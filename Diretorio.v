==> flow/design.v <==
module Diretorio(MensagemOut,EstadoFinal,EstadoInicial,Acao,MensagemIn,Ouvinte,Clock,HEX0,HEX4,HEX5,HEX6,HEX7,KEY,LEDR,LEDG);
	input [1:0] Acao;
	input Clock;
	output reg [1:0] EstadoFinal;
	input [1:0] EstadoInicial;
	input [2:0] MensagemIn;
	output reg [2:0] MensagemOut;
	input Ouvinte;
	parameter AcaoWriteMiss=0;
	parameter AcaoReadMiss=1;
	parameter AcaoWriteHit=2;
	parameter AcaoReadHit=3;
	parameter Invalidate = 0;
	parameter WriteBack = 1;
	parameter Fetch = 2;
	parameter FetchInvalidate = 3;
	parameter MensagemNada = 0;
	parameter MensagemWriteMiss = 1;
	parameter MensagemReadMiss = 2;
	parameter MensagemInvalidate = 3;
	parameter MensagemFetch = 4;
	parameter MensagemReply = 5;
	parameter MensagemFetchInvalidate = 6;
	parameter EstadoUncached = 0;
	parameter EstadoCompartilhado = 1;
	parameter EstadoModificado = 2;
	output[6:0]HEX0,HEX4,HEX5,HEX6,HEX7;
	input [4:0] KEY;
	output [17:0] LEDR;
	output [7:0] LEDG;
	assign LEDG[0] = Clock;
	assign LEDR[2] = Ouvinte;
	display_7seg H7(EstadoInicial,HEX7);
	display_7seg H6(EstadoFinal,HEX6);
	display_7seg H5(MensagemIn,HEX5);
	display_7seg H4(MensagemOut,HEX4);
	display_7seg H0(Acao,HEX0);
	initial begin
		EstadoFinal = 0;
		MensagemOut = 0;
	end
	always@(posedge Clock)begin
		if(Ouvinte)
			case(EstadoInicial)
				EstadoUncached:begin 
					case(Acao)
						AcaoWriteMiss:begin
							EstadoFinal = EstadoModificado;
							MensagemOut = MensagemWriteMiss;
						end
						AcaoReadMiss:begin
							EstadoFinal = EstadoCompartilhado;
							MensagemOut = MensagemReadMiss;
						end
						AcaoWriteHit:begin
						end
						AcaoReadHit:begin
						end
					endcase
				end
				EstadoCompartilhado:begin 
					case(Acao)
						AcaoWriteMiss:begin
							EstadoFinal = EstadoModificado;
							MensagemOut = MensagemWriteMiss;
						end
						AcaoReadMiss:begin
							EstadoFinal = EstadoCompartilhado;
							MensagemOut = MensagemReadMiss;
						end
						AcaoWriteHit:begin
							EstadoFinal = EstadoModificado;
							MensagemOut = MensagemInvalidate;
						end
						AcaoReadHit:begin
							EstadoFinal = EstadoCompartilhado;
							MensagemOut = MensagemNada;
						end
					endcase
				end
				EstadoModificado:begin 
					case(Acao)
						AcaoWriteMiss:begin
							EstadoFinal = EstadoModificado;
							MensagemOut = MensagemFetchInvalidate;
						end
						AcaoReadMiss:begin
							EstadoFinal = EstadoCompartilhado;
							MensagemOut = MensagemReadMiss;
						end
						AcaoWriteHit:begin
							EstadoFinal = EstadoModificado;
							MensagemOut = MensagemNada;
						end
						AcaoReadHit:begin
							EstadoFinal = EstadoModificado;
							MensagemOut = MensagemNada;
						end
					endcase
				end
			endcase
		else
			case(EstadoInicial)
				EstadoUncached:begin 
				end
				EstadoCompartilhado:begin 
					case(MensagemIn)
						MensagemInvalidate:begin
							EstadoFinal = EstadoUncached;
						end
						MensagemFetch:begin
						end
						MensagemFetchInvalidate:begin
						end
					endcase
				end
				EstadoModificado:begin 
					case(MensagemIn)
						MensagemInvalidate:begin
						end
						MensagemFetch:begin
							EstadoFinal = EstadoCompartilhado;
						end
						MensagemFetchInvalidate:begin
							EstadoFinal = EstadoUncached;
						end
					endcase
				end
			endcase
		end
endmodule
module display_7seg(entrada, saida);
input [1:0]entrada;
output reg [0:6]saida;
always@(*)
begin
	case(entrada)
		4'b00: saida = 7'b1000000;
		4'b01: saida = 7'b1111001;
		4'b10: saida = 7'b0100100;
		4'b11: saida = 7'b0110000;
		default: saida = 7'b0111111;
	endcase;
end
endmodule
# From RTL to reports: Diretorio

The steps from the RTL of Diretorio to its reports follow in flow order.
Line numbers count from 1 in the design file above.
Operators: Yosys type, input widths -> output width; for muxes data width and select width s.
Library cell names are shortened.
The mark - stands for no value.

Top module: Diretorio
Clock input: Clock
Standard-cell library: sky130hd
Timing corner: tt_025C_1v80

# Word level

Counts by Yosys on the flattened word-level netlist (proc, flatten, opt, wreduce; memories kept). Register bits leave out memories and registers merged into their read ports (data or address). Print and check cells are left out. Cells with the same type and inputs are merged into one.

Output and inout bits: 66
Flip-flop bits (word level): 5

Multiplexer cells: 17
Eq/ne operators: 22
Reduce/logical cells: 13

Operators by type and width:

| kind               | number |
| $pmux 7 s4         | 5 |
| $eq 2x2->1 const B | 10 |
| $pmux 2 s2         | 5 |
| $pmux 3 s3         | 2 |
| $pmux 3 s4         | 1 |
| $eq 2x1->1 const B | 5 |
| $logic_not 2->1    | 5 |
| $reduce_or 2->1    | 3 |
| $eq 3x3->1 const B | 2 |
| $ne 3x3->1 const B | 2 |
| $reduce_bool 3->1  | 2 |
| $pmux 3 s2         | 1 |
| $pmux 2 s3         | 1 |
| $reduce_and 5->1   | 1 |
| $ne 4x4->1 const B | 1 |
| $mux 2             | 2 |
| $eq 3x2->1 const B | 1 |
| $reduce_and 3->1   | 1 |
| $reduce_or 3->1    | 1 |
| $ne 2x2->1 const B | 1 |

# Depth

Yosys ltp: most cells in a row. Word level: on the elaborated netlist, between registers, memories and ports. Mapped: between sequential cells and ports; inverters and the memories' decode and read muxes count.

Depth after elaboration: 5
ABC_AREA: 0
Mapped depth: 5
Mapped depth without buffers: 5

# Synthesis result

The flow's flattened synthesis, as Yosys stat reports it; memories are mapped. The netlist is that of the ABC_AREA named above (0 if unset); the other value can give another one.

Cell area after synthesis: 859.6 sq um
Sequential area: 150.1 sq um
Cell count: 108
Flip-flops: 5

Cell types:

| cell type | number |
| buf_4     | 36 |
| edfxtp_1  | 5 |
| ha_1      | 12 |
| inv_1     | 11 |
| nor2_1    | 8 |
| nor2b_1   | 4 |
| or2_2     | 4 |
| a21oi_1   | 4 |
| a2bb2oi_2 | 1 |
| o21ai_0   | 3 |
| nand2b_1  | 2 |
| clkbuf_1  | 3 |
| nand2_1   | 3 |
| and3b_1   | 1 |
| nand4b_1  | 1 |
| nor2b_2   | 1 |
| o221ai_1  | 1 |
| o211ai_1  | 1 |

Not listed: further types 7, cells in them 7.
By module: a second synthesis without flattening, with its own total; a netlist apart from the flattened one above.

Cell total of the unflattened synthesis: 118
Area total of the unflattened synthesis: 932.1 sq um

Rows give one instance, submodules left out.

By module:

| module       | area (sq um) | cells | instances | sequential area (sq um) |
| Diretorio    | 694.4        | 78    | 1         | 150.1 |
| display_7seg | 47.5         | 8     | 5         | 0.0 |

Ticket comment

Measured data: module Diretorio, platform sky130hd, 2 stored runs of the flow under differing settings, order arbitrary. Input and output delays are each 20% of the period that was set; the output load is 0.01 pF.
"total design power": no workload was simulated; the value follows from the tool's default switching activity.
Settings: - = not set for that run.
Among the results, - means that no value is shown for the run.

| name                                                      | job 1 | job 2  |
| period_ns                                                 | 2.23  | 2.11   |
| CORE_UTILIZATION                                          | 43    | 38     |
| PLACE_DENSITY_LB_ADDON                                    | 0.27  | 0.08   |
| HOLD_SLACK_MARGIN                                         | 0.12  | -      |
| CELL_PAD_IN_SITES_GLOBAL_PLACEMENT                        | 3     | -      |
| CELL_PAD_IN_SITES_DETAIL_PLACEMENT                        | 0     | -      |
| TNS_END_PERCENT                                           | 35    | -      |
| GPL_TIMING_DRIVEN                                         | 1     | 0      |
| GPL_ROUTABILITY_DRIVEN                                    | 0     | -      |
| SLEW_MARGIN                                               | 10    | 20     |
| MAX_ROUTING_LAYER                                         | met5  | met5   |
| CAP_MARGIN                                                | 20    | 20     |
| CORE_MARGIN                                               | 2     | 7      |
| SETUP_SLACK_MARGIN                                        | -     | 0.48   |
| CORE_ASPECT_RATIO                                         | -     | 0.91   |
| netlist area reported by Yosys (sq um)                    | -     | 859.6  |
| die area (sq um)                                          | -     | 3791.1 |
| area of the standard cells in the finished layout (sq um) | -     | 1726.7 |
| utilization in the final report (%)                       | -     | 80.6   |
| worst setup slack after layout (ps)                       | -     | 227    |
| worst hold slack in the final report (ps)                 | -     | 592    |
| total design power (µW)                                   | -     | 904.5  |

Job 1: no results, placement failed with FLW-0024
